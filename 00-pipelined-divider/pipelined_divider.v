==> flow/design.v <==
`timescale 1ns/100ps
module pipelined_divider (input                             clock,
                          input                             input_valid,
                          input                       [5:0] input_tag,
                          input       [divisor_width - 1:0] divisor,
                          input      [dividend_width - 1:0] dividend,
                          output reg                        output_valid,
                          output reg                  [5:0] output_tag,
                          output reg [dividend_width - 1:0] quotient,
                          output reg [dividend_width - 1:0] remainder);
    parameter dividend_width = 16, divisor_width = 8, stages = dividend_width + 1;
    reg [dividend_width + divisor_width - 1:0] divisors   [0:stages];
    reg [dividend_width + divisor_width - 1:0] remainders [0:stages];
    reg [dividend_width - 1:0]                 quotients  [0:stages];
    reg neg_flags [0:stages];  
    reg stage_valid [0:stages];
    reg [5:0] stage_tag [0:stages];
    always @(posedge clock) begin
        if (dividend[dividend_width - 1] == 1'b1) begin
            neg_flags[0] <= 1'b1;
            remainders[0] <= {{divisor_width{1'b0}}, -dividend};
        end else begin
            neg_flags[0] <= 1'b0;
            remainders[0] <= {{divisor_width{1'b0}}, dividend};
        end
        divisors[0]   <= {divisor, {dividend_width{1'b0}}};
        quotients[0]  <= {dividend_width{1'b0}};
        stage_valid[0] <= input_valid;
        stage_tag[0] <= input_tag;
    end
    genvar i;
    generate
        for (i = 0; i < stages; i = i + 1) begin
            always @(posedge clock) begin
                if (remainders[i] - divisors[i] <= remainders[i]) begin  
                    remainders[i + 1] <= remainders[i] - divisors[i];
                    quotients[i + 1] <= (quotients[i] << 1) | 1;
                end else begin  
                    remainders[i + 1] <= remainders[i];
                    quotients[i + 1] <= quotients[i] << 1;
                end
                divisors[i + 1] <= divisors[i] >> 1;
                neg_flags[i + 1] <= neg_flags[i];
                stage_valid[i + 1] <= stage_valid[i];
                stage_tag[i + 1] <= stage_tag[i];
            end
        end
    endgenerate
    always @(posedge clock) begin
        if (neg_flags[stages]) begin
            quotient <= -quotients[stages];
            remainder <= -remainders[stages];  
        end else begin
            quotient <= quotients[stages];
            remainder <= remainders[stages];
        end
        output_valid <= stage_valid[stages];
        output_tag <= stage_tag[stages];
    end
endmodule
=== Tool chain data of pipelined_divider ===
Tool output for the design above, in the order of the flow.
Line numbers count from 1 in the design file above.
Cell names lack the library's common part.
The mark -- stands for no value.

* Top module: pipelined_divider
* Clock input: clock
* Library: sky130hd
* Library corner: tt_025C_1v80

=== Word level ===
Yosys after proc, flatten, opt, wreduce and memory -nomap, before mapping. Enables and synchronous resets that opt folds into registers are not counted as muxes. Print and check cells are not counted. Equal cells are merged and count once.

* Add/sub/neg operators: 20
* $lt $le $gt $ge: 17
* Mux-type cells: 37

{| class="wikitable"
|+ Operator list
! cell !! number
|-
| 24-bit <= comparator || 17
|-
| 24-bit 2-to-1 mux || 16
|-
| 16-bit negator || 3
|-
| 16-bit 2-to-1 mux || 3
|-
| 24-bit by 10-bit subtractor with 24-bit output || 1
|-
| 24-bit by 11-bit subtractor with 24-bit output || 1
|-
| 24-bit by 12-bit subtractor with 24-bit output || 1
|-
| 24-bit by 13-bit subtractor with 24-bit output || 1
|-
| 24-bit by 14-bit subtractor with 24-bit output || 1
|-
| 24-bit by 15-bit subtractor with 24-bit output || 1
|-
| 24-bit by 16-bit subtractor with 24-bit output || 1
|-
| 24-bit by 17-bit subtractor with 24-bit output || 1
|-
| 24-bit by 18-bit subtractor with 24-bit output || 1
|-
| 24-bit by 19-bit subtractor with 24-bit output || 1
|-
| 24-bit by 20-bit subtractor with 24-bit output || 1
|-
| 24-bit by 21-bit subtractor with 24-bit output || 1
|-
| 24-bit by 22-bit subtractor with 24-bit output || 1
|-
| 24-bit by 23-bit subtractor with 24-bit output || 1
|-
| 24-bit subtractor || 1
|-
| 24-bit by 8-bit subtractor with 24-bit output || 1
|-
| 24-bit by 9-bit subtractor with 24-bit output || 1
|-
| 1-bit 2-to-1 mux || 17
|-
| 15-bit 2-to-1 mux || 1
|}

* Register bits after elaboration: 879
* Bits of input ports: 32
* Output and inout port bits: 39
* Word-level cells: 184

=== Logic depth ===
Depth = most cells in a row (Yosys ltp): at word level without a register or memory, in the mapped netlist without a sequential cell, where the memories' decode and read muxes count.

* Depth after elaboration: 3
* ABC_AREA: 0
* Depth in mapped cells: 23
* Mapped depth without buffers: 22

=== Synthesis result ===
The flow's flattened synthesis, as Yosys stat reports it; memories are mapped. The netlist is that of the ABC_AREA named above (0 if unset); the other value can give another one.
Totals and module areas in this step are rounded.

* Standard cells after synthesis: 3,358
* Synthesis area: 34,740 µm²
* Sequential area: 17,440 µm²
* Mapped flip-flops: 871

{| class="wikitable"
|+ Cell types
! cell type !! number
|-
| dfxtp_1 || 871
|-
| ha_1 || 321
|-
| inv_1 || 392
|-
| xnor2_1 || 132
|-
| mux2_2 || 86
|-
| xor2_1 || 100
|-
| nor2_1 || 197
|-
| a21oi_1 || 142
|-
| o21ai_0 || 142
|-
| mux2i_1 || 68
|-
| nand2_1 || 168
|-
| a21o_1 || 60
|-
| nor3_1 || 78
|-
| fa_1 || 16
|-
| nor2b_1 || 44
|-
| o21a_1 || 36
|-
| o31ai_1 || 28
|-
| nand2b_1 || 33
|}

Not listed: further types 69, cells in them 444.

=== Path before layout ===
OpenSTA on the mapped netlist: ideal clock, no wires. The path of least setup slack (recovery checks aside). Input and output delay are each 20% of the period. Register names are those of the netlist, which keeps one name where synthesis merged equal registers.

* Kind: reg-to-reg
* From: reg remainders[16][0]
* To: reg remainders[17][4]
* Period: 5.7 ns
* Time at the first pin: 0.000 ns
* Arrival: 4.219 ns
* Required time: 5.579 ns
* Slack: 1.360 ns
* Path delay: 4.340 ns
* Stages: 22
* Path buffers: 1
* Period reached after synthesis: 4.34 ns

"path delay" is the arrival time less input delay plus setup time.
"stages" counts driving pins, that of a launching flip-flop among them; a cell with two outputs on the path counts twice.
"period reached after synthesis" is the clock period less the worst setup slack; recovery checks do not enter. This is arithmetic on one report: input and output delays are still those of the set period (20% each).
Between the ends stands the longest chain of elaborated cells between them, by number of cells; it is not shown to be the way that was timed. Of several equally long chains one is given.
A line is the first line of the expression or statement that the cell stems from. Yosys adds cells for indexed reads and writes and turns some case tables into memories.

* Path through: dfxtp_1 -> inv_1 -> ha_1 -> fa_1 -> nor2b_1 -> o21ai_0 -> nand2b_1 -> a21o_1 -> a21o_1 -> a21o_1 -> a21oi_1 -> nand3_1 -> nor3_1 -> ha_1 -> xnor2_1 -> nor2_1 -> nand2_1 -> or3_1 -> o211ai_1 -> and2_1 -> buf_2 -> mux2_2
* Length of the longest elaborated chain: 3
* Elaborated cells between the ends (all ways): 3
* Classes of those cells: add/sub (1); compare (1); mux (1)

{| class="wikitable"
|+ RTL lines, path post-synthesis
! element !! RTL line !! source
|-
| start, declared || 13 || <nowiki>reg [dividend_width + divisor_width - 1:0] remainders [0:stages];</nowiki>
|-
| start, assigned || 36 || <nowiki>remainders[i + 1] <= remainders[i] - divisors[i];</nowiki>
|-
| start, assigned || 39 || <nowiki>remainders[i + 1] <= remainders[i];</nowiki>
|-
| 24-bit by 8-bit subtractor with 24-bit output || 35 || <nowiki>if (remainders[i] - divisors[i] <= remainders[i]) begin</nowiki>
|-
| 24-bit <= comparator || 35 ||
|-
| 16-bit 2-to-1 mux || 35 ||
|-
| end, assigned || 36 ||
|-
| end, assigned || 39 ||
|}

=== Timing after layout ===
From the final timing report of run 1: the path of least setup slack in the routed layout; clock arrival at registers is part of the times.

* Kind: reg-to-reg
* From: reg remainders[12][4]
* To: reg remainders[13][9]
* Period: 3.22 ns
* Time at the first pin: 0.68 ns
* Arrival: 4.74 ns
* Required time: 3.78 ns
* Slack: -0.96 ns
* Stages: 23
* Path buffers: 1

Between the ends stands the longest chain of elaborated cells between them, by number of cells; it is not shown to be the way that was timed. Of several equally long chains one is given.

* Path through: dfxtp_2 -> inv_2 -> ha_4 -> fa_2 -> nor2b_1 -> o21ai_1 -> nand2b_1 -> a21oi_2 -> o21ai_1 -> a21o_1 -> nand2_2 -> nand2_4 -> nor4_2 -> ha_1 -> xor2_2 -> nand2_2 -> nor2_2 -> o211ai_1 -> or4_4 -> and2_4 -> a21oi_4 -> buf_6 -> mux2_4
* Length of the longest elaborated chain: 3
* Elaborated cells between the ends (all ways): 3
* Classes of those cells: add/sub (1); compare (1); mux (1)

{| class="wikitable"
|+ RTL lines, path after layout
! element !! RTL line !! source
|-
| start, declared || 13 || <nowiki>reg [dividend_width + divisor_width - 1:0] remainders [0:stages];</nowiki>
|-
| start, assigned || 36 || <nowiki>remainders[i + 1] <= remainders[i] - divisors[i];</nowiki>
|-
| start, assigned || 39 || <nowiki>remainders[i + 1] <= remainders[i];</nowiki>
|-
| 24-bit by 12-bit subtractor with 24-bit output || 35 || <nowiki>if (remainders[i] - divisors[i] <= remainders[i]) begin</nowiki>
|-
| 24-bit <= comparator || 35 ||
|-
| 24-bit 2-to-1 mux || 35 ||
|-
| end, assigned || 36 ||
|-
| end, assigned || 39 ||
|-
| end, declared || 13 ||
|}

Subject: pipelined_divider on sky130hd, stored results

Hello all,

Flow measurements of pipelined_divider on sky130hd: 2 stored runs with different settings, listed in no order. Input and output delays are each 20% of the period that was set; the output load is 0.01 pF.
By "achieved clock period" is meant the clock period of the run minus its worst setup slack. This is arithmetic on one report: input and output delays are still those of the set period (20% each).
"worst setup path time" is the time allowed to the run's worst setup path (the clock period less input and output delay, where it has them) less its slack. Clock arrival times count: a late capture clock shortens it, a late launch clock lengthens it.
By "power" is meant OpenSTA's value without simulated activity: inputs other than the clock are taken to toggle once in ten clock periods, and the tool carries that through the logic.
Results are given in rounded form.

Run 1
==> flow/run.sh <==
#!/bin/bash
# the make line also repeats the synthesis and layout settings of config.mk as NAME=value (left out here)
make -C /OpenROAD-flow-scripts/flow DESIGN_CONFIG=/design/flow/config.mk WORK_HOME=/design/flow/orfs CLKGATE_MAP_FILE= finish
==> flow/config.mk <==
export PLATFORM = sky130hd
export DESIGN_NAME = pipelined_divider
export DESIGN_NICKNAME = pipelined_divider
export VERILOG_FILES = /design/flow/design.v
export SDC_FILE = /design/flow/constraint.sdc
export NUM_CORES = 4
export LEC_CHECK = 0
export CAP_MARGIN = 25
export CELL_PAD_IN_SITES_DETAIL_PLACEMENT = 0
export CORE_MARGIN = 2
export CORE_UTILIZATION = 21
export MAX_ROUTING_LAYER = met5
export PLACE_DENSITY = 0.77
export SETUP_SLACK_MARGIN = -0.13
export SLEW_MARGIN = 20
==> flow/constraint.sdc <==
create_clock -name core_clock -period 3.22 [get_ports {clock}]
set_input_delay 0.6440 -clock core_clock [delete_from_list [all_inputs] [get_ports {clock}]]
set_output_delay 0.6440 -clock core_clock [all_outputs]
set_load 0.01 [all_outputs]

==> results of run 1 <==
chip area after synthesis (Yosys): 34,740 µm²
die area: 168,700 µm²
standard-cell area of the final layout: 51,480 µm²
utilization: 31.3 %
worst setup slack after layout: -0.956 ns
total negative slack: -126.3 ns
worst hold slack: 0.313 ns
power: 62,580 µW
achieved clock period: 4.176 ns
worst setup path time: 4.18 ns
worst setup path kind: reg-to-reg

Run 2
==> flow/run.sh <==
#!/bin/bash
# the make line also repeats the synthesis and layout settings of config.mk as NAME=value (left out here)
make -C /OpenROAD-flow-scripts/flow DESIGN_CONFIG=/design/flow/config.mk WORK_HOME=/design/flow/orfs CLKGATE_MAP_FILE= finish
==> flow/config.mk <==
export PLATFORM = sky130hd
export DESIGN_NAME = pipelined_divider
export DESIGN_NICKNAME = pipelined_divider
export VERILOG_FILES = /design/flow/design.v
export SDC_FILE = /design/flow/constraint.sdc
export NUM_CORES = 4
export LEC_CHECK = 0
export CAP_MARGIN = 20
export CORE_MARGIN = 2
export CORE_UTILIZATION = 40
export SLEW_MARGIN = 20
==> flow/constraint.sdc <==
create_clock -name core_clock -period 3.72 [get_ports {clock}]
set_input_delay 0.7440 -clock core_clock [delete_from_list [all_inputs] [get_ports {clock}]]
set_output_delay 0.7440 -clock core_clock [all_outputs]
set_load 0.01 [all_outputs]

==> results of run 2 <==
chip area after synthesis (Yosys): 34,740 µm²
die area: 89,220 µm²
standard-cell area of the final layout: 48,250 µm²
utilization: 55.9 %
worst setup slack after layout: -0.475 ns
total negative slack: -27.62 ns
worst hold slack: 0.309 ns
power: 50,780 µW
achieved clock period: 4.195 ns
worst setup path time: 4.20 ns
worst setup path kind: reg-to-reg

Thanks
